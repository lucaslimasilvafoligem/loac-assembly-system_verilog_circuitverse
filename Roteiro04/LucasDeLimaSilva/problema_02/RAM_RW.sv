==> flow/design.v <==
parameter ADDR_WIDTH = 2;
parameter DATA_WIDTH = 4;
module RAM_RW(
  input logic clk, SEL, reset,
  input logic [ADDR_WIDTH-1:0] addr,
  input logic [DATA_WIDTH-1:0] Din,
  output logic [DATA_WIDTH-1:0] Dout
);
  logic [DATA_WIDTH-1:0] mem [0:1<<DATA_WIDTH-1];
  always_ff @(posedge clk) begin
    if (reset)
      Dout <= 0;
    else if (SEL) 
      mem[addr] <= Din;
    else Dout <= mem[addr];
  end
endmodule
Step by step through the tools: RAM_RW --
What the tools print for RAM_RW, step after step. Lines are those of the file above, counted from 1. Operators carry their Yosys type and port widths (W data, S select, Z words). Library cell names are shortened. The mark - stands for no value.
Design: top RAM_RW, clock port clk, standard-cell library sky130hd, corner tt_025C_1v80

After elaboration --
Yosys after proc, flatten, opt, wreduce and memory -nomap, before mapping. Enables and synchronous resets that opt folds into registers are not counted as muxes. Memory bits, and registers merged into a memory's read port (data or address), are not among the register bits. Print and check cells are not counted. Equal cells are merged and count once. Yosys's memory passes give these memory sizes; they may raise the number of words (mostly to a power of two), join words into wider ones and drop unused or constant bits.
Bit counts: memories kept 1, word width x clocked read ports 4, bits in writable memories 36, register bits after elaboration 0, word-level cells 8, output and inout bits 4
Memories:
- mem | depth 9, bits a word 4, read ports 1, wr ports 1, RTL line 9 | logic [DATA_WIDTH-1:0] mem [0:1<<DATA_WIDTH-1];
Cells by class: mux-type cells 6, reduce/logical cells 1
Operators by type and width (number):
- $mux W4 | 4
- $mux W1 | 2
- $logic_not A1 Y1 | 1

Longest topological paths --
Yosys ltp: most cells in a row. Word level: on the elaborated netlist, between registers, memories and ports. Mapped: between sequential cells and ports; inverters and the memories' decode and read muxes count.
Logic depth: depth after elaboration 2, ABC_AREA 0, mapped depth 3, mapped depth without buffers 2

After synthesis --
Source: synth_stat.txt of the flow (Yosys; design flattened, memories mapped). It holds for the ABC_AREA given above (unset counts as 0); a run with the other value may have another netlist. Totals and module areas in this step are rounded.
Mapped netlist: chip area (Yosys) 0.00078 mm^2, mapped cells 44, flip-flop cells 20, sequential area 0.00056 mm^2
Cells by type:
- edfxtp_1 | number 16, area in all 480.461 um^2
- dfxtp_1 | number 4, area in all 80.077 um^2
- mux2i_1 | number 8, area in all 80.077 um^2
- o221ai_1 | number 4, area in all 35.034 um^2
- nand3b_1 | number 4, area in all 30.029 um^2
- nor4bb_1 | number 2, area in all 20.019 um^2
- buf_6 | number 1, area in all 11.261 um^2
- and4b_1 | number 1, area in all 10.01 um^2
- nor4b_1 | number 1, area in all 8.758 um^2
- or3b_1 | number 1, area in all 8.758 um^2
- or3_1 | number 1, area in all 6.256 um^2
- buf_2 | number 1, area in all 5.005 um^2

Worst setup path after synthesis --
OpenSTA on the mapped netlist: ideal clock, no wires. The path of least setup slack (recovery checks aside). Input and output delay are each 20% of the period. Register names are those of the netlist, which keeps one name where synthesis merged equal registers.
Path post-synthesis: path kind input -> register, start in addr[0], end mem mem[1][0], clock period 1700 ps, slack 202 ps, path delay 1158 ps, required time 1323 ps, external input delay 340 ps, arrival time 1121 ps, driving pins on the path 2, synthesis period reached 1498 ps
"path delay" = arrival - input delay + setup time. "driving pins on the path" counts driving pins, that of a launching flip-flop among them; a cell with two outputs on the path counts twice. "synthesis period reached" = period - worst setup slack (recovery checks aside). The figure is calculated, with input and output delays left at 20% of the set period. The rows between start and end are the longest chain of elaborated cells between them; the timing report does not say that the signal goes this way. Where chains are equally long, one stands for them. Each line given opens the expression or statement behind the cell; cells for indexed reads and writes are added by Yosys, which also makes memories of some case tables.
Between the ends, post-synthesis: cells stage by stage buf_2 nor4bb_1, cells in the longest elaborated chain 2, elaborated cells between the ends (all ways) 2, source lines of those cells 2, those cells by class mux: 2
Ends and longest elaborated chain, post-synthesis:
- from (decl) | RTL line 5 | input logic [ADDR_WIDTH-1:0] addr,
- $mux W4 | RTL line 13 | else if (SEL)
- $mux W4 | RTL line 11 | if (reset)
- to (decl) | RTL line 9 | logic [DATA_WIDTH-1:0] mem [0:1<<DATA_WIDTH-1];

Timing after layout --
From the final timing report of run A: the path of least setup slack in the routed layout; clock arrival at registers is part of the times. The report prints the path's times to 10 ps; the period is as set.
Path post-layout: path kind register -> output, start reg Dout[1], end out Dout[1], clock period 1260 ps, required time 1010 ps, arrival time 920 ps, slack 80 ps, driving pins on the path 2, external output delay 250 ps
Between the ends, post-layout: cells stage by stage dfxtp_1 dlygate4sd2_1, cells in the longest elaborated chain 0, elaborated cells between the ends (all ways) 0, source lines of those cells 0
Ends and longest elaborated chain, post-layout:
- from (decl) | RTL line 7 | output logic [DATA_WIDTH-1:0] Dout
- to (decl) | RTL line 7

## Implementation results

2 stored runs of RAM_RW in the flow (synthesis by Yosys, layout by OpenROAD, sky130hd cells), in arbitrary order. Constraints: input delay and output delay 20% of the set period each, output load 0.01 pF.
By "period achieved" is meant the clock period of the run minus its worst setup slack. This is arithmetic on one report: input and output delays are still those of the set period (20% each).
"time of the worst setup path" = time allowed to the worst setup path (clock period - input delay - output delay, where it has them) - its slack; a late launch clock adds to it, a late capture clock takes from it.
"power" is the tool's figure for a default switching activity; nothing was simulated.
"time of the worst setup path" is given in steps of 10 ps.
The results are shown rounded.

* Run A | settings: period_ns 1.26; CORE_UTILIZATION 40; PLACE_DENSITY_LB_ADDON 0.03; CORE_MARGIN 4; CELL_PAD_IN_SITES_DETAIL_PLACEMENT 1; TNS_END_PERCENT 65; CTS_CLUSTER_SIZE 37; CAP_MARGIN 20; SLEW_MARGIN 20 | results: Yosys chip area after synthesis 0.00078 mm^2; time of the worst setup path 920 ps; worst path kind register -> output; lowest setup slack 84 ps; standard-cell area of the final layout 0.001 mm^2; final utilization 58 %; power 1400 µW; worst hold slack after layout 510 ps; area inside the die boundary 0.0027 mm^2; period achieved 1176 ps
* Run B | settings: period_ns 2.72; CORE_UTILIZATION 50; PLACE_DENSITY_LB_ADDON 0.12; ABC_AREA 1; GPL_ROUTABILITY_DRIVEN 1; CTS_CLUSTER_SIZE 84; MIN_ROUTING_LAYER met1; MAX_ROUTING_LAYER met4; CAP_MARGIN 20; CORE_MARGIN 2; SLEW_MARGIN 20 | results: Yosys chip area after synthesis 0.00079 mm^2; time of the worst setup path 1370 ps; worst path kind input -> register; lowest setup slack 800 ps; standard-cell area of the final layout 0.00094 mm^2; final utilization 63 %; power 530 µW; worst hold slack after layout 530 ps; area inside the die boundary 0.0019 mm^2; period achieved 1919 ps
